==> flow/design.v <==
module MIPS(
    clk,
    rst_n,
    in_valid,
    instruction,
    out_valid,
    instruction_fail,
    out_0,
    out_1,
    out_2,
    out_3,
    out_4,
    out_5
);
input clk;
input rst_n;
input in_valid;
input [31:0] instruction;
output logic out_valid, instruction_fail;
output logic [15:0] out_0, out_1, out_2, out_3, out_4, out_5;
parameter ADD_OR_LEFT = 3'b000;
parameter AND = 3'b100;
parameter OR = 3'b101;
parameter NOR = 3'b111;
parameter RIGHT = 3'b010;
parameter add_0 = 5'b10001;
parameter add_1 = 5'b10010;
parameter add_2 = 5'b01000;
parameter add_3 = 5'b10111;
parameter add_4 = 5'b11111;
parameter add_5 = 5'b10000;
logic instruction_fail_comb;
logic [15:0] out_reg[0:5];
logic [15:0] out_comb[0:5];
logic [2:0] rt_index, rd_index;
logic [31:0] instruction_reg;
logic in_valid_reg;
logic illegal, I_TYPE;
logic add_or_shamt;
logic[2:0] funct;
logic [15:0] imme;
logic [4:0] shamt;
logic [15:0] result_add, result_and, result_or, result_nor, result_shift_left, result_shift_right,result_000;
logic [15:0] addend;
logic[15:0] rs_value, rt_value;
function integer get_index;
    input [4:0] in_value; 
    begin
        case(in_value)
            add_0 : get_index = 3'd0;
            add_1 : get_index = 3'd1;
            add_2 : get_index = 3'd2;
            add_3 : get_index = 3'd3;
            add_4 : get_index = 3'd4;
            add_5 : get_index = 3'd5;
            default:  get_index = 3'd7;
        endcase
    end
endfunction
always_ff @( posedge clk or negedge rst_n ) begin
    if(!rst_n) begin
        rt_index <= 0;
        rd_index <= 0;
    end
    else begin
        rt_index <= get_index(instruction[20:16]);  
        rd_index <= get_index(instruction[15:11]);  
    end
end
always_ff @( posedge clk or negedge rst_n ) begin
    if(!rst_n) begin
        out_valid <= 0;
        instruction_fail <= 0;
        in_valid_reg <= 0;
        illegal <= 0;
        I_TYPE <= 0;
        funct <= 0;
        imme <= 0;
        shamt <= 0;
        add_or_shamt <= 0;
        funct <= 0;
    end
    else begin
        out_valid <= in_valid_reg;
        instruction_fail <= instruction_fail_comb;
        in_valid_reg <= in_valid;
        illegal <= instruction[31] | instruction[30] | instruction[28] | instruction[27] | instruction[26];
        I_TYPE <= instruction[29];
        funct <= instruction[5:0];
        imme <= instruction[15:0];
        shamt <= instruction[10:6];
        add_or_shamt <= instruction[5];
        funct <= instruction[2:0];
    end
end
always_ff @( posedge clk or negedge rst_n ) begin
    if(!rst_n) begin
        out_reg[0] <= 0;
        out_reg[1] <= 0;
        out_reg[2] <= 0;
        out_reg[3] <= 0;
        out_reg[4] <= 0;
        out_reg[5] <= 0;
    end
    else begin
        out_reg[0] <= out_comb[0];
        out_reg[1] <= out_comb[1];
        out_reg[2] <= out_comb[2];
        out_reg[3] <= out_comb[3];
        out_reg[4] <= out_comb[4];
        out_reg[5] <= out_comb[5];
    end
end
always_ff @(posedge clk or negedge rst_n) begin
    if (!rst_n) begin
        rs_value <= 0;
        rt_value <= 0;
    end
    else if (in_valid) begin
        case (instruction[25:21])
            add_0: rs_value <= out_reg[0];
            add_1: rs_value <= out_reg[1];
            add_2: rs_value <= out_reg[2];
            add_3: rs_value <= out_reg[3];
            add_4: rs_value <= out_reg[4];
            add_5: rs_value <= out_reg[5];
            default: rs_value <= 16'b0;
        endcase
        case (instruction[20:16])
            add_0: rt_value <= out_reg[0];
            add_1: rt_value <= out_reg[1];
            add_2: rt_value <= out_reg[2];
            add_3: rt_value <= out_reg[3];
            add_4: rt_value <= out_reg[4];
            add_5: rt_value <= out_reg[5];
            default: rt_value <= 16'b0;
        endcase
    end
end
assign result_and = rs_value& rt_value;
assign result_or  = rs_value| rt_value;
assign result_nor = ~(rs_value| rt_value);
assign result_shift_left = rt_value << shamt;
assign result_shift_right = rt_value >> shamt;
assign addend = (I_TYPE) ? imme : rt_value;
assign result_add = (rs_value+ addend)& 16'hFFFF;;
assign result_000 = add_or_shamt ? result_add : result_shift_left;
always_comb begin
    instruction_fail_comb = instruction_fail;
    out_comb[0] = out_reg[0];
    out_comb[1] = out_reg[1];
    out_comb[2] = out_reg[2];
    out_comb[3] = out_reg[3];
    out_comb[4] = out_reg[4];
    out_comb[5] = out_reg[5];
    if (in_valid_reg) begin
        if (illegal) begin
            instruction_fail_comb = 1;
        end 
        else begin
            instruction_fail_comb = 0;
            if (I_TYPE) begin 
                out_comb[rt_index] = result_add; 
            end 
            else begin 
                case(funct)
                        ADD_OR_LEFT: begin
                            case (rd_index)
                                0: out_comb[0] = result_000;
                                1: out_comb[1] = result_000;
                                2: out_comb[2] = result_000;
                                3: out_comb[3] = result_000;
                                4: out_comb[4] = result_000;
                                5: out_comb[5] = result_000;
                            endcase
                        end
                        AND: begin
                            case (rd_index)
                                0: out_comb[0] = result_and;
                                1: out_comb[1] = result_and;
                                2: out_comb[2] = result_and;
                                3: out_comb[3] = result_and;
                                4: out_comb[4] = result_and;
                                5: out_comb[5] = result_and;
                            endcase
                        end
                        OR: begin
                            case (rd_index)
                                0: out_comb[0] = result_or;
                                1: out_comb[1] = result_or;
                                2: out_comb[2] = result_or;
                                3: out_comb[3] = result_or;
                                4: out_comb[4] = result_or;
                                5: out_comb[5] = result_or;
                            endcase
                        end
                        NOR: begin
                            case (rd_index)
                                0: out_comb[0] = result_nor;
                                1: out_comb[1] = result_nor;
                                2: out_comb[2] = result_nor;
                                3: out_comb[3] = result_nor;
                                4: out_comb[4] = result_nor;
                                5: out_comb[5] = result_nor;
                            endcase
                        end
                        RIGHT: begin
                            case (rd_index)
                                0: out_comb[0] = result_shift_right;
                                1: out_comb[1] = result_shift_right;
                                2: out_comb[2] = result_shift_right;
                                3: out_comb[3] = result_shift_right;
                                4: out_comb[4] = result_shift_right;
                                5: out_comb[5] = result_shift_right;
                            endcase
                        end
                endcase
            end
        end
    end 
    else begin
        instruction_fail_comb = 0;
        out_comb[0] = 0;
        out_comb[1] = 0;
        out_comb[2] = 0;
        out_comb[3] = 0;
        out_comb[4] = 0;
        out_comb[5] = 0;
    end
end
always_comb begin
    out_0 = out_reg[0];
    out_1 = out_reg[1];
    out_2 = out_reg[2];
    out_3 = out_reg[3];
    out_4 = out_reg[4];
    out_5 = out_reg[5];
end
endmodule
### From RTL to reports: MIPS

Tool output for the design above, in the order of the flow.
Lines are those of the file above, counted from 1.
Cell names lack the library's common part.
The mark - stands for no value.

| set-up | value |
|---|---|
| top module | MIPS |
| clock | clk |
| library | sky130hd |
| timing corner | tt_025C_1v80 |

### After elaboration

Yosys after proc, flatten, opt, wreduce and memory -nomap, before mapping. Print and check cells are not counted. Equal cells are merged and count once.

| storage and ports | value |
|---|---|
| bits in registers | 164 |
| bits of input ports | 35 |
| word-level cells | 176 |

| cells by class | value |
|---|---|
| add/sub/neg operators | 1 |
| equality and inequality tests | 70 |
| shifts and indexed selects | 2 |
| multiplexer cells | 68 |
| bitwise gates (word level) | 7 |
| reduce/logical cells | 9 |

Operators with widths:

| cell | count |
|---|---|
| 16-bit 2-to-1 mux | 56 |
| 16-bit case mux with 5-bit select | 6 |
| 16-bit case mux with 6-bit select | 2 |
| 4-bit inequality test (second input constant) | 30 |
| 5-bit equality test (second input constant) | 15 |
| 8-bit AND reduction | 6 |
| 3-bit case mux with 6-bit select | 2 |
| 3-bit equality test (second input constant) | 7 |
| 3-bit by 2-bit inequality test with 1-bit output (second input constant) | 6 |
| 16-bit adder | 1 |
| 16-bit bitwise AND | 1 |
| 16-bit bitwise OR | 1 |
| 16-bit by 5-bit << shifter with 16-bit output | 1 |
| 16-bit by 5-bit >> shifter with 16-bit output | 1 |
| 16-bit NOT | 1 |
| 3-bit by 2-bit equality test with 1-bit output (second input constant) | 5 |
| 5-bit by 4-bit equality test with 1-bit output (second input constant) | 3 |
| 3-bit zero test | 3 |
| 7-bit by 1-bit inequality test with 1-bit output (second input constant) | 1 |
| 3-bit by 1-bit equality test with 1-bit output (second input constant) | 2 |
| 1-bit bitwise OR | 4 |
| 2-bit inequality test (second input constant) | 1 |
| 1-bit 2-to-1 mux | 2 |

### Longest topological paths

Yosys ltp: most cells in a row. Word level: on the elaborated netlist, between registers, memories and ports. Mapped: between sequential cells and ports; inverters and the memories' decode and read muxes count.

| depth | value |
|---|---|
| depth in word-level cells | 8 |
| ABC_AREA | 0 |
| depth in mapped cells | 12 |

### Mapped cells and area

Source: synth_stat.txt of the flow (Yosys; design flattened, memories mapped). It holds for the ABC_AREA given above (unset counts as 0); a run with the other value may have another netlist.

Cell types:

| type | count |
|---|---|
| dfrtp_1 | 159 |
| mux2_2 | 70 |
| a22oi_1 | 68 |
| mux4_2 | 19 |
| nor2_1 | 95 |
| o21ai_0 | 57 |
| a21oi_1 | 39 |
| nand2_1 | 52 |
| ha_1 | 15 |
| a221oi_1 | 21 |
| mux2i_1 | 18 |
| clkbuf_1 | 47 |
| a22o_1 | 18 |
| a31oi_1 | 23 |
| maj3_1 | 14 |
| a41oi_1 | 15 |
| buf_6 | 11 |
| mux2_4 | 7 |

Other cell types: 67; their cells: 258.

| mapped netlist | value |
|---|---|
| standard cells after synthesis | 1006 |
| mapped area | 0.0101935 mm² |
| flip-flops | 161 |

### Worst setup path after synthesis

Path of least setup slack by OpenSTA after synthesis, without wires, with an ideal clock, recovery checks aside; 20% of the period is set as input and as output delay. Where synthesis merged equal registers, the netlist keeps one of their names.

| timing post-synthesis | value |
|---|---|
| kind | register to register |
| start point | register I_TYPE |
| end point | register out_reg[3][14] |
| clock period | 6.12 ns |
| library setup time | 0.096 ns |
| arrival | 3.558 ns |
| data required time | 6.024 ns |
| setup slack | 2.466 ns |
| delay of the path | 3.654 ns |
| stages on the path | 13 |
| path buffers | 4 |
| period reached after synthesis | 3.654 ns |

"delay of the path" = arrival - input delay + setup time.
"stages on the path": output pins that drive a net of the path, with the launching flip-flop's if there is one; two outputs of one cell count as two.
"period reached after synthesis" is the clock period less the worst setup slack; recovery checks do not enter. This is arithmetic on one report: input and output delays are still those of the set period (20% each).
The rows between start and end are the longest chain of elaborated cells between them; the timing report does not say that the signal goes this way. Where chains are equally long, one stands for them.
A line is the first line of the expression or statement that the cell stems from. Yosys adds cells for indexed reads and writes and turns some case tables into memories.

| on the way, post-synthesis | value |
|---|---|
| cells stage by stage | dfrtp_1 clkbuf_1 buf_2 buf_1 mux2_2 ha_1 clkbuf_1 and2_1 a221o_1 a21o_1 a221oi_1 mux2_2 o31ai_1 |
| cells in the longest elaborated chain | 8 |
| elaborated cells on any way between the ends | 17 |
| those cells by class | 1 x add/sub; 7 x eq/ne; 8 x mux; 1 x reduce/logical |

Ends and longest elaborated chain, post-synthesis:

| item | RTL line | RTL |
|---|---|---|
| from (decl) | 38 | `logic illegal, I_TYPE;` |
| from (assign) | 76 | `I_TYPE <= 0;` |
| from (assign) | 88 | `I_TYPE <= instruction[29];` |
| 16-bit 2-to-1 mux | 145 | `assign addend = (I_TYPE) ? imme : rt_value;` |
| 16-bit adder | 146 | `assign result_add = (rs_value+ addend)& 16'hFFFF;;` |
| 16-bit 2-to-1 mux | 147 | `assign result_000 = add_or_shamt ? result_add : result_shift_left;` |
| 16-bit 2-to-1 mux | 168 | `case (rd_index)` |
| 16-bit case mux with 5-bit select | 166 | `case(funct)` |
| 16-bit 2-to-1 mux | 162 | `if (I_TYPE) begin` |
| 16-bit 2-to-1 mux | 157 | `if (illegal) begin` |
| 16-bit 2-to-1 mux | 156 | `if (in_valid_reg) begin` |
| to (assign) | 101 | `out_reg[3] <= 0;` |
| to (assign) | 109 | `out_reg[3] <= out_comb[3];` |
| to (decl) | 33 | `logic [15:0] out_reg[0:5];` |

### Path in the finished layout

Path of least setup slack in the final report of run 1 (OpenROAD, finished layout, wires in). Where an end is a register, its clock arrival counts in the times.

| timing after layout | value |
|---|---|
| kind | register to register |
| start point | register I_TYPE |
| end point | register out_reg[2][13] |
| clock period | 2.91 ns |
| library setup time | 0.11 ns |
| arrival | 3.36 ns |
| data required time | 3.24 ns |
| setup slack | -0.12 ns |
| stages on the path | 12 |
| path buffers | 3 |

The rows between start and end are the longest chain of elaborated cells between them; the timing report does not say that the signal goes this way. Where chains are equally long, one stands for them.

| on the way, after layout | value |
|---|---|
| cells stage by stage | dfrtp_2 buf_4 buf_6 mux2_4 ha_4 buf_4 nand2_2 a21o_1 or4_4 a211oi_4 nor3b_4 mux2_4 |
| cells in the longest elaborated chain | 8 |
| elaborated cells on any way between the ends | 17 |
| those cells by class | 1 x add/sub; 7 x eq/ne; 8 x mux; 1 x reduce/logical |

Ends and longest elaborated chain, after layout:

| item | RTL line | RTL |
|---|---|---|
| from (decl) | 38 | `logic illegal, I_TYPE;` |
| from (assign) | 76 | `I_TYPE <= 0;` |
| from (assign) | 88 | `I_TYPE <= instruction[29];` |
| 16-bit 2-to-1 mux | 145 | `assign addend = (I_TYPE) ? imme : rt_value;` |
| 16-bit adder | 146 | `assign result_add = (rs_value+ addend)& 16'hFFFF;;` |
| 16-bit 2-to-1 mux | 147 | `assign result_000 = add_or_shamt ? result_add : result_shift_left;` |
| 16-bit 2-to-1 mux | 168 | `case (rd_index)` |
| 16-bit case mux with 5-bit select | 166 | `case(funct)` |
| 16-bit 2-to-1 mux | 162 | `if (I_TYPE) begin` |
| 16-bit 2-to-1 mux | 157 | `if (illegal) begin` |
| 16-bit 2-to-1 mux | 156 | `if (in_valid_reg) begin` |
| to (assign) | 100 | `out_reg[2] <= 0;` |
| to (assign) | 108 | `out_reg[2] <= out_comb[2];` |
| to (decl) | 33 | `logic [15:0] out_reg[0:5];` |

Measured results for MIPS: 2 stored runs of the Yosys and OpenROAD flow on sky130hd. The settings differ; the order carries no meaning. The constraints put input and output delay at 20% of the set period each and load the outputs with 0.01 pF.
By "critical path time" is meant the share of the clock period that the worst setup path is allowed (20% is reserved at inputs, 20% at outputs), minus its slack. Clock arrival times at its registers enter into it.

## Run 1

==> flow/run.sh <==
#!/bin/bash
# the make line also repeats the synthesis and layout settings of config.mk as NAME=value (left out here)
make -C /OpenROAD-flow-scripts/flow DESIGN_CONFIG=/design/flow/config.mk WORK_HOME=/design/flow/orfs CLKGATE_MAP_FILE= finish
==> flow/config.mk <==
export PLATFORM = sky130hd
export DESIGN_NAME = MIPS
export DESIGN_NICKNAME = MIPS
export VERILOG_FILES = /design/flow/design.v
export SDC_FILE = /design/flow/constraint.sdc
export NUM_CORES = 4
export LEC_CHECK = 0
export ABC_AREA = 0
export CAP_MARGIN = 20
export CORE_ASPECT_RATIO = 0.64
export CORE_MARGIN = 5
export CORE_UTILIZATION = 62
export CTS_CLUSTER_SIZE = 22
export GPL_ROUTABILITY_DRIVEN = 1
export PLACE_DENSITY_LB_ADDON = 0.06
export SLEW_MARGIN = 20
==> flow/constraint.sdc <==
create_clock -name core_clock -period 2.91 [get_ports {clk}]
set_input_delay 0.5820 -clock core_clock [delete_from_list [all_inputs] [get_ports {clk}]]
set_output_delay 0.5820 -clock core_clock [all_outputs]
set_load 0.01 [all_outputs]

| result of run 1 | value |
|---|---|
| area of the synthesized netlist | 0.0101935 mm² |
| total negative slack | -1.548 ns |
| critical path time | 3.03 ns |
| worst setup path kind | register to register |
| standard-cell area after routing | 0.013558 mm² |
| worst setup slack after layout | -0.119 ns |
| final utilization | 84.2% |
| overall die area | 0.0191701 mm² |

## Run 2

==> flow/run.sh <==
#!/bin/bash
# the make line also repeats the synthesis and layout settings of config.mk as NAME=value (left out here)
make -C /OpenROAD-flow-scripts/flow DESIGN_CONFIG=/design/flow/config.mk WORK_HOME=/design/flow/orfs CLKGATE_MAP_FILE= finish
==> flow/config.mk <==
export PLATFORM = sky130hd
export DESIGN_NAME = MIPS
export DESIGN_NICKNAME = MIPS
export VERILOG_FILES = /design/flow/design.v
export SDC_FILE = /design/flow/constraint.sdc
export NUM_CORES = 4
export LEC_CHECK = 0
export ABC_AREA = 0
export CAP_MARGIN = 20
export CELL_PAD_IN_SITES_DETAIL_PLACEMENT = 2
export CORE_MARGIN = 2
export CORE_UTILIZATION = 23
export CTS_CLUSTER_DIAMETER = 170
export GPL_ROUTABILITY_DRIVEN = 0
export PLACE_DENSITY_LB_ADDON = 0.12
export SLEW_MARGIN = 20
export TNS_END_PERCENT = 55
==> flow/constraint.sdc <==
create_clock -name core_clock -period 2.77 [get_ports {clk}]
set_input_delay 0.5540 -clock core_clock [delete_from_list [all_inputs] [get_ports {clk}]]
set_output_delay 0.5540 -clock core_clock [all_outputs]
set_load 0.01 [all_outputs]

| result of run 2 | value |
|---|---|
| area of the synthesized netlist | 0.0101935 mm² |
| total negative slack | -5.307 ns |
| critical path time | 3.00 ns |
| worst setup path kind | register to register |
| standard-cell area after routing | 0.0145777 mm² |
| worst setup slack after layout | -0.234 ns |
| final utilization | 33.1% |
| overall die area | 0.0460188 mm² |
