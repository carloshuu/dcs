==> flow/design.v <==
module LP(
	clk,
	rst_n,
	in_valid,
    in_a1,
	in_a2,
	in_b,
    out_valid,
    out_max_value
);
input clk, rst_n, in_valid;
input signed [5:0] in_a1,in_a2;
input signed [11:0] in_b;
output logic out_valid;
output logic signed [11:0] out_max_value;
parameter S_IDLE = 3'b000,
          S_GetValue = 3'b001,
          S_Compute = 3'b010,
          S_OUT = 3'b011;
logic [2:0] cur_state, next_state;
logic signed [5:0] target_x1, target_x2;
logic [11:0] b_ignored;
logic signed[5:0] x1 [5:0];
logic signed[5:0] x2 [5:0];
logic signed[11:0] b [5:0];
logic signed[11:0] min_x1, min_x2;
logic signed[11:0] min_x1_reg, min_x2_reg;
logic signed[11:0] max_x1, max_x2;
logic signed[11:0] max_x1_reg, max_x2_reg;
logic signed [4:0] x1_cnt, x2_cnt, x1_cntnxt, x2_cntnxt, com_cnt, com_cntnxt;
logic signed [11:0] out_max, out_max_reg;
always_ff @ (posedge clk, negedge rst_n)begin
    if(!rst_n)begin
        target_x1 <= 0;
        x1[0] <= 0;
        x1[1] <= 0;
        x1[2] <= 0;
        x1[3] <= 0;
        x1[4] <= 0;
        x1[5] <= 0;
    end
    else if(in_valid) begin
        target_x1 <= x1[0];
        x1[0] <= x1[1];
        x1[1] <= x1[2];
        x1[2] <= x1[3];
        x1[3] <= x1[4];
        x1[4] <= x1[5];
        x1[5] <= in_a1;
    end
    else begin
        target_x1 <= target_x1 ;
        x1[0] <= x1[0];
        x1[1] <= x1[1];
        x1[2] <= x1[2];
        x1[3] <= x1[3];
        x1[4] <= x1[4];
        x1[5] <= x1[5];
    end
end
always_ff @ (posedge clk, negedge rst_n)begin
    if(!rst_n)begin
        target_x2 <= 0;
        x2[0] <= 0;
        x2[1] <= 0;
        x2[2] <= 0;
        x2[3] <= 0;
        x2[4] <= 0;
        x2[5] <= 0;
    end
    else if(in_valid) begin
        target_x2 <= x2[0];
        x2[0] <= x2[1];
        x2[1] <= x2[2];
        x2[2] <= x2[3];
        x2[3] <= x2[4];
        x2[4] <= x2[5];
        x2[5] <= in_a2;
    end
    else begin
        target_x2 <= target_x2;
        x2[0] <= x2[0];
        x2[1] <= x2[1];
        x2[2] <= x2[2];
        x2[3] <= x2[3];
        x2[4] <= x2[4];
        x2[5] <= x2[5];
    end
end
always_ff @ (posedge clk, negedge rst_n)begin
    if(!rst_n)begin
        b_ignored <= 0;
        b[0] <= 0;
        b[1] <= 0;
        b[2] <= 0;
        b[3] <= 0;
        b[4] <= 0;
        b[5] <= 0;
    end
    else if(in_valid) begin
        b_ignored <= b[0];
        b[0] <= b[1];
        b[1] <= b[2];
        b[2] <= b[3];
        b[3] <= b[4];
        b[4] <= b[5];
        b[5] <= in_b;
    end
    else begin
        b_ignored <= b_ignored;
        b[0] <= b[0];
        b[1] <= b[1];
        b[2] <= b[2];
        b[3] <= b[3];
        b[4] <= b[4];
        b[5] <= b[5];
    end
end
always_ff @ (posedge clk, negedge rst_n)begin
    if(!rst_n) begin
        cur_state <= S_IDLE;
        min_x1 <= -31;
        min_x2 <= -31;
        max_x1 <= 31;
        max_x2 <= 31;
        out_max <= 0;
    end
    else begin
        cur_state <= next_state;
        min_x1 <= min_x1_reg;
        min_x2 <= min_x2_reg;
        max_x1 <= max_x1_reg;
        max_x2 <= max_x2_reg;
        out_max <= out_max_reg;
    end
end
always_comb begin
    out_valid = 0;
    out_max_value = 0;
    next_state = S_IDLE;
    case(cur_state)
    S_IDLE : begin
        if(in_valid) next_state = S_GetValue;
        else next_state = cur_state;
    end
    S_GetValue : begin
        if(!in_valid) next_state = S_Compute;
        else next_state = cur_state;
    end
    S_Compute : begin
        if(x2_cnt == 5'b01111 && x1_cnt == 5'b01111)
            next_state = S_OUT;
        else
            next_state = cur_state;
    end
    S_OUT : begin
        out_valid = 1;
        out_max_value = out_max;
        next_state = S_IDLE;
    end
    endcase
end
always_ff @ (posedge clk)begin
    if (cur_state == S_Compute) begin
        x1_cnt <= x1_cntnxt;
        x2_cnt <= x2_cntnxt;
    end
    else begin
        x1_cnt <= 0;
        x2_cnt <= 0;
    end
end
always_comb begin
    if (cur_state == S_Compute) begin
        if(x1_cnt < 15) x1_cntnxt = x1_cnt + 1; else x1_cntnxt = 0; 
        if(x1_cnt == 15) x2_cntnxt = x2_cnt + 1; else x2_cntnxt = x2_cnt; 
    end
    else begin
        x1_cntnxt = 0;
        x2_cntnxt = 0;
    end
end
always_ff @ (posedge clk)begin
    if (cur_state == S_GetValue) begin
        com_cnt <= com_cntnxt;
    end
    else begin
        com_cnt <= 0;
    end
end
always_comb begin
    if (cur_state == S_GetValue) begin
        com_cntnxt = com_cnt + 1;; 
    end
    else begin
        com_cntnxt = 0;
    end
end
always_comb begin
    if(cur_state == S_IDLE) begin
        out_max_reg = -2047;
        min_x1_reg = -31;
        min_x2_reg = -31;
        max_x1_reg = 31;
        max_x2_reg = 31;
    end
    else if ( cur_state == S_GetValue) begin
        out_max_reg = out_max;
        if (com_cnt == 0) begin
            min_x1_reg = min_x1;
            min_x2_reg = min_x2;
            max_x1_reg = max_x1;
            max_x2_reg = max_x2;
        end
        else begin
            if (x1[5] == -1 && x2[5] == 6'b000000) begin
                if ( b[5]/x1[5] > min_x1) begin
                    min_x1_reg = b[5]/x1[5];
                end
                else begin
                    min_x1_reg = min_x1;
                end
            end
            else min_x1_reg = min_x1;
            if (x2[5] == -1 && x1[5] == 6'b000000) begin
                if ( b[5]/x2[5] > min_x2) begin
                    min_x2_reg = b[5]/x2[5];
                end
                else begin
                    min_x2_reg = min_x2;
                end
            end
            else min_x2_reg = min_x2;
            if (x1[5] == 1 && x2[5] == 6'b000000) begin
                if ( b[5]/x1[5] < max_x1) begin
                    max_x1_reg = b[5]/x1[5];
                end
                else begin
                    max_x1_reg = max_x1;
                end
            end
            else max_x1_reg = max_x1;
            if (x2[5] == 1 && x1[5] == 6'b000000) begin
                if ( b[5]/x2[5] < max_x2) begin
                    max_x2_reg = b[5]/x2[5];
                end
                else begin
                    max_x2_reg = max_x2;
                end
            end
            else max_x2_reg = max_x2;
        end
    end
    else if (cur_state == S_Compute)begin
        min_x1_reg = min_x1;
        min_x2_reg = min_x2;
        max_x1_reg = max_x1;
        max_x2_reg = max_x2;
        if( 
            (x1[0]*(min_x1 + x1_cnt) + x2[0]*(min_x2 + x2_cnt))<= b[0] &&
            (x1[1]*(min_x1 + x1_cnt) + x2[1]*(min_x2 + x2_cnt))<= b[1] && 
            (x1[2]*(min_x1 + x1_cnt) + x2[2]*(min_x2 + x2_cnt))<= b[2] && 
            (x1[3]*(min_x1 + x1_cnt) + x2[3]*(min_x2 + x2_cnt))<= b[3] && 
            (x1[4]*(min_x1 + x1_cnt) + x2[4]*(min_x2 + x2_cnt))<= b[4] && 
            (x1[5]*(min_x1 + x1_cnt) + x2[5]*(min_x2 + x2_cnt))<= b[5] &&
            (min_x1 + x1_cnt) <= max_x1 && (min_x2 + x2_cnt) <= max_x2)begin
            if((target_x1*(min_x1 + x1_cnt) + target_x2*(min_x2 + x2_cnt)) > out_max)
                out_max_reg =target_x1*(min_x1 + x1_cnt) + target_x2*(min_x2 + x2_cnt);
            else out_max_reg = out_max;
        end
        else out_max_reg = out_max;
    end
    else begin
        out_max_reg = out_max;
        min_x1_reg = min_x1;
        min_x2_reg = min_x2;
        max_x1_reg = max_x1;
        max_x2_reg = max_x2;
    end
end
endmodule
* Reports on LP
The steps from the RTL of LP to its reports follow in flow order.
Lines are those of the file above, counted from 1.
Operators carry their Yosys type and port widths (W data, S select, Z words).
The mark n/a stands for no value.
- Top :: LP
- Clock port :: clk
- Library :: sky130hd
- Timing corner :: tt_025C_1v80

* After elaboration
Yosys after proc, flatten, opt, wreduce and memory -nomap, before mapping. Print and check cells are not counted.
- Add/subtract/negate cells :: 12
- Multiply operators :: 14
- Divide/modulo/power cells :: 2
- Magnitude comparators :: 14
- Eq/ne operators :: 15
- Mux-type cells :: 31
- Reductions and logical operators :: 35
** Operator list (count)
- $mul A6 B12 Y12 :: 14
- $mux W12 :: 26
- $div A12 B6 Y12 :: 2
- $le A12 B12 Y1 :: 8
- $add A12 B12 Y12 :: 7
- $gt A12 B12 Y1 :: 3
- $lt A12 B12 Y1 :: 2
- $add A12 B5 Y12 :: 2
- $reduce_bool A2 Y1 :: 12
- $reduce_and A4 Y1 :: 5
- $add A5 B2 Y5 const B :: 3
- $logic_and A1 B1 Y1 :: 12
- $eq A6 B1 Y1 const B :: 2
- $eq A6 B2 Y1 const B :: 2
- $logic_not A6 Y1 :: 2
- $eq A5 B4 Y1 const B :: 2
- $pmux W3 S3 :: 1
- $mux W3 :: 3
- $ne A2 B2 Y1 const B :: 3
- $eq A3 B2 Y1 const B :: 2
- $lt A5 B5 Y1 const B :: 1
- $eq A5 B5 Y1 const B :: 1
- $logic_not A5 Y1 :: 1
- $ne A2 B1 Y1 const B :: 2
- $eq A3 B1 Y1 const B :: 1
- $logic_not A3 Y1 :: 1
- $reduce_and A3 Y1 :: 1
- $reduce_and A2 Y1 :: 1
- $mux W1 :: 1
- Flip-flop bits (word level) :: 234
- Input port bits :: 27
- Output and inout port bits :: 13

* Logic depth
Longest topological path by Yosys (ltp), each cell counted once; first at word level (registers and memories cut), then after technology mapping (sequential cells cut; the memories' decode and read muxes count).
- Depth in word-level cells :: 15
- ABC_AREA :: 0
- Mapped depth :: 111

* Synthesis result
Source: synth_stat.txt of the flow (Yosys; design flattened, memories mapped). It holds for the ABC_AREA given above (unset counts as 0); a run with the other value may have another netlist.
- Cell count :: 4992
- Chip area (Yosys) :: 44238.7 um^2
- Mapped flip-flops :: 235
- Buffers :: 211
** Cell types
- sky130_fd_sc_hd__fa_1 :: count 520, total area 1.04E+04 um^2
- sky130_fd_sc_hd__ha_1 :: count 637, total area 7.97E+03 um^2
- sky130_fd_sc_hd__dfrtp_1 :: count 193, total area 4.83E+03 um^2
- sky130_fd_sc_hd__inv_1 :: count 698, total area 2.62E+03 um^2
- sky130_fd_sc_hd__nand2_1 :: count 628, total area 2.36E+03 um^2
- sky130_fd_sc_hd__and2_1 :: count 350, total area 2189.6 um^2
- sky130_fd_sc_hd__xnor2_1 :: count 245, total area 2.15E+03 um^2
- sky130_fd_sc_hd__mux2_2 :: count 110, total area 1.24E+03 um^2
- sky130_fd_sc_hd__o21ai_0 :: count 177, total area 885.85 um^2
- sky130_fd_sc_hd__nor2_1 :: count 192, total area 720.691 um^2
- sky130_fd_sc_hd__dfstp_2 :: count 27, total area 709.43 um^2
- sky130_fd_sc_hd__a21oi_1 :: count 136, total area 680.653 um^2
- sky130_fd_sc_hd__clkbuf_1 :: count 179, total area 671.894 um^2
- sky130_fd_sc_hd__o21a_1 :: count 83, total area 623.098 um^2
- sky130_fd_sc_hd__a21o_1 :: count 68, total area 510.49 um^2
- sky130_fd_sc_hd__nor3_1 :: count 93, total area 465.446 um^2
- sky130_fd_sc_hd__xor2_1 :: count 52, total area 455.437 um^2
- sky130_fd_sc_hd__dfxtp_1 :: count 15, total area 300.288 um^2
Not listed: further types 81, cells in them 589.

* Worst setup path after synthesis
Path of least setup slack by OpenSTA after synthesis, without wires, with an ideal clock, recovery checks aside; 20% of the period is set as input and as output delay. Where synthesis merged equal registers, the netlist keeps one of their names.
- Kind :: reg-to-reg
- Start :: register x2[5][0]
- End :: register min_x2[1]
- Period :: 32.6 ns
- Launch time at the first pin :: 0.000 ns
- Arrival :: 21.815 ns
- Path slack :: 10.664 ns
- Delay of the path :: 21.936 ns
- Driving pins on the path :: 98
- Synthesis period reached :: 21.936 ns
"delay of the path" is the arrival time less input delay plus setup time.
"driving pins on the path" counts driving pins, that of a launching flip-flop among them; a cell with two outputs on the path counts twice.
"synthesis period reached" = period - worst setup slack (recovery checks aside). The figure is calculated, with input and output delays left at 20% of the set period.
The rows between start and end are the longest chain of elaborated cells between them; the timing report does not say that the signal goes this way. Where chains are equally long, one stands for them.
A line is the first line of the expression or statement that the cell stems from. Yosys adds cells for indexed reads and writes and turns some case tables into memories.
A register here has more assigning lines than the two given.
- Cell sequence :: sky130_fd_sc_hd__dfrtp_1 > sky130_fd_sc_hd__buf_2 > sky130_fd_sc_hd__clkinv_1 > sky130_fd_sc_hd__ha_1 > sky130_fd_sc_hd__mux2i_1 > sky130_fd_sc_hd__o2111ai_1 > sky130_fd_sc_hd__mux2_2 > sky130_fd_sc_hd__inv_1 > sky130_fd_sc_hd__ha_1 > sky130_fd_sc_hd__o21a_1 > sky130_fd_sc_hd__nor2_1 > sky130_fd_sc_hd__nor3_2 > sky130_fd_sc_hd__mux2_2 > sky130_fd_sc_hd__ha_1 > sky130_fd_sc_hd__o21ai_0 > sky130_fd_sc_hd__nor2b_1 > sky130_fd_sc_hd__nand2b_1 > sky130_fd_sc_hd__a21oi_1 > [62 not listed] > sky130_fd_sc_hd__ha_1 > sky130_fd_sc_hd__a2111oi_0 > sky130_fd_sc_hd__o21a_1 > sky130_fd_sc_hd__o21a_1 > sky130_fd_sc_hd__ha_1 > sky130_fd_sc_hd__and3_1 > sky130_fd_sc_hd__a31oi_1 > sky130_fd_sc_hd__xnor2_1 > sky130_fd_sc_hd__inv_1 > sky130_fd_sc_hd__ha_1 > sky130_fd_sc_hd__nand4_1 > sky130_fd_sc_hd__or2_2 > sky130_fd_sc_hd__o221ai_1 > sky130_fd_sc_hd__mux2i_1 > sky130_fd_sc_hd__nor4b_1 > sky130_fd_sc_hd__nor2_1 > sky130_fd_sc_hd__clkbuf_1 > sky130_fd_sc_hd__a22o_1
- Cells in the longest elaborated chain :: 7
- Elaborated cells on any way between the ends :: 12
- Classes of those cells :: div: 1; compare: 1; eq/ne: 1; mux: 5; reduce/logical: 4
** Ends and longest elaborated chain, post-synthesis
- from (decl) :: RTL line 24 : logic signed[5:0] x2 [5:0];
- from (assign) :: RTL line 78 : x2[5] <= in_a2;
- from (assign) :: RTL line 87 : x2[5] <= x2[5];
- $div A12 B6 Y12 :: RTL line 226 : if ( b[5]/x2[5] > min_x2) begin
- $gt A12 B12 Y1 :: RTL line 226
- $mux W12 :: RTL line 226
- $mux W12 :: RTL line 225 : if (x2[5] == -1 && x1[5] == 6'b000000) begin
- $mux W12 :: RTL line 209 : if (com_cnt == 0) begin
- $mux W12 :: RTL line 207 : else if ( cur_state == S_GetValue) begin
- $mux W12 :: RTL line 200 : if(cur_state == S_IDLE) begin
- to (assign) :: RTL line 123 : min_x2 <= -31;
- to (assign) :: RTL line 131 : min_x2 <= min_x2_reg;
- to (decl) :: RTL line 26 : logic signed[11:0] min_x1, min_x2;

* Path in the finished layout
From the final timing report of run 1: the path of least setup slack in the routed layout; clock arrival at registers is part of the times.
- Kind :: reg-to-reg
- Start :: register b[5][1]
- End :: register max_x2[7]
- Period :: 22.7 ns
- Launch time at the first pin :: 0.64 ns
- Arrival :: 21.61 ns
- Path slack :: 1.53 ns
- Driving pins on the path :: 105
The rows between start and end are the longest chain of elaborated cells between them; the timing report does not say that the signal goes this way. Where chains are equally long, one stands for them.
A register here has more assigning lines than the two given.
- Cell sequence :: sky130_fd_sc_hd__dfrtp_1 > sky130_fd_sc_hd__nor3_4 > sky130_fd_sc_hd__nand3_1 > sky130_fd_sc_hd__or4_4 > sky130_fd_sc_hd__clkinv_4 > sky130_fd_sc_hd__ha_4 > sky130_fd_sc_hd__o2111ai_4 > sky130_fd_sc_hd__mux2_4 > sky130_fd_sc_hd__inv_4 > sky130_fd_sc_hd__ha_4 > sky130_fd_sc_hd__o21a_4 > sky130_fd_sc_hd__nor2_4 > sky130_fd_sc_hd__o31ai_4 > sky130_fd_sc_hd__and2_4 > sky130_fd_sc_hd__ha_4 > sky130_fd_sc_hd__o21a_1 > sky130_fd_sc_hd__o21ai_2 > sky130_fd_sc_hd__nor2b_4 > [69 not listed] > sky130_fd_sc_hd__o2111ai_2 > sky130_fd_sc_hd__o21ai_1 > sky130_fd_sc_hd__nor2_2 > sky130_fd_sc_hd__o21a_4 > sky130_fd_sc_hd__ha_4 > sky130_fd_sc_hd__and3_4 > sky130_fd_sc_hd__a31oi_4 > sky130_fd_sc_hd__xnor2_2 > sky130_fd_sc_hd__inv_2 > sky130_fd_sc_hd__ha_4 > sky130_fd_sc_hd__nand4_1 > sky130_fd_sc_hd__o211a_1 > sky130_fd_sc_hd__o2111a_2 > sky130_fd_sc_hd__or3_4 > sky130_fd_sc_hd__a21oi_4 > sky130_fd_sc_hd__buf_8 > sky130_fd_sc_hd__mux2i_1 > sky130_fd_sc_hd__nor2_1
- Cells in the longest elaborated chain :: 7
- Elaborated cells on any way between the ends :: 9
- Classes of those cells :: div: 1; compare: 1; mux: 5; reduce/logical: 2
** Ends and longest elaborated chain, post-layout
- from (decl) :: RTL line 25 : logic signed[11:0] b [5:0];
- from (assign) :: RTL line 107 : b[5] <= in_b;
- from (assign) :: RTL line 116 : b[5] <= b[5];
- $div A12 B6 Y12 :: RTL line 244 : if ( b[5]/x2[5] < max_x2) begin
- $lt A12 B12 Y1 :: RTL line 244
- $mux W12 :: RTL line 244
- $mux W12 :: RTL line 243 : if (x2[5] == 1 && x1[5] == 6'b000000) begin
- $mux W12 :: RTL line 209 : if (com_cnt == 0) begin
- $mux W12 :: RTL line 207 : else if ( cur_state == S_GetValue) begin
- $mux W12 :: RTL line 200 : if(cur_state == S_IDLE) begin
- to (assign) :: RTL line 125 : max_x2 <= 31;
- to (assign) :: RTL line 133 : max_x2 <= max_x2_reg;
- to (decl) :: RTL line 28 : logic signed[11:0] max_x1, max_x2;

Lab notebook: LP

Stored flow runs of LP (2 of them; Yosys, OpenROAD, sky130hd). They differ in their settings and are not a sequence. Constraints: input delay and output delay 20% of the set period each, output load 0.01 pF.
"achieved period": clock period set for the run, less the worst setup slack. It is reckoned from that one timing run; input and output delays stay at 20% of the period that was set.
By "worst path time" is meant the share of the clock period that the worst setup path is allowed (20% is reserved at inputs, 20% at outputs), minus its slack. Clock arrival times at its registers enter into it.

* Run 1
** Files
==> flow/run.sh <==
#!/bin/bash
# the make line also repeats the synthesis and layout settings of config.mk as NAME=value (left out here)
make -C /OpenROAD-flow-scripts/flow DESIGN_CONFIG=/design/flow/config.mk WORK_HOME=/design/flow/orfs CLKGATE_MAP_FILE= finish
==> flow/config.mk <==
export PLATFORM = sky130hd
export DESIGN_NAME = LP
export DESIGN_NICKNAME = LP
export VERILOG_FILES = /design/flow/design.v
export SDC_FILE = /design/flow/constraint.sdc
export NUM_CORES = 4
export LEC_CHECK = 0
export ABC_AREA = 0
export CAP_MARGIN = 15
export CORE_ASPECT_RATIO = 0.57
export CORE_MARGIN = 2
export CORE_UTILIZATION = 18
export CTS_CLUSTER_SIZE = 87
export GPL_TIMING_DRIVEN = 0
export HOLD_SLACK_MARGIN = 0.24
export MAX_ROUTING_LAYER = met5
export SETUP_SLACK_MARGIN = 5.0
export SLEW_MARGIN = 35
export TNS_END_PERCENT = 20
==> flow/constraint.sdc <==
create_clock -name core_clock -period 22.7 [get_ports {clk}]
set_input_delay 4.5400 -clock core_clock [delete_from_list [all_inputs] [get_ports {clk}]]
set_output_delay 4.5400 -clock core_clock [all_outputs]
set_load 0.01 [all_outputs]
** Results
- Post-layout utilization :: 22.4 %
- Std-cell area (final layout) :: 54822.6 um^2
- Lowest setup slack :: 1.528 ns
- Worst path time :: 21.17 ns
- Worst setup path kind :: reg-to-reg
- Chip area after synthesis (Yosys) :: 44238.7 um^2
- Setup TNS :: 0.000 ns
- Lowest hold slack :: 0.466 ns
- Achieved period :: 21.172 ns
- Die outline area :: 249910.0 um^2

* Run 2
** Files
==> flow/run.sh <==
#!/bin/bash
# the make line also repeats the synthesis and layout settings of config.mk as NAME=value (left out here)
make -C /OpenROAD-flow-scripts/flow DESIGN_CONFIG=/design/flow/config.mk WORK_HOME=/design/flow/orfs CLKGATE_MAP_FILE= finish
==> flow/config.mk <==
export PLATFORM = sky130hd
export DESIGN_NAME = LP
export DESIGN_NICKNAME = LP
export VERILOG_FILES = /design/flow/design.v
export SDC_FILE = /design/flow/constraint.sdc
export NUM_CORES = 4
export LEC_CHECK = 0
export CAP_MARGIN = 20
export CORE_MARGIN = 2
export CORE_UTILIZATION = 44
export SLEW_MARGIN = 20
==> flow/constraint.sdc <==
create_clock -name core_clock -period 24.7 [get_ports {clk}]
set_input_delay 4.9400 -clock core_clock [delete_from_list [all_inputs] [get_ports {clk}]]
set_output_delay 4.9400 -clock core_clock [all_outputs]
set_load 0.01 [all_outputs]
** Results
- Chip area after synthesis (Yosys) :: 44238.7 um^2
- Achieved period :: 23.039 ns
- Worst path time :: 23.04 ns
- Worst setup path kind :: reg-to-reg
- Setup TNS :: 0.000 ns
- Lowest hold slack :: 0.465 ns
- Post-layout utilization :: 47.7 %
- Die outline area :: 103096.0 um^2
- Std-cell area (final layout) :: 47600.7 um^2
- Lowest setup slack :: 1.661 ns
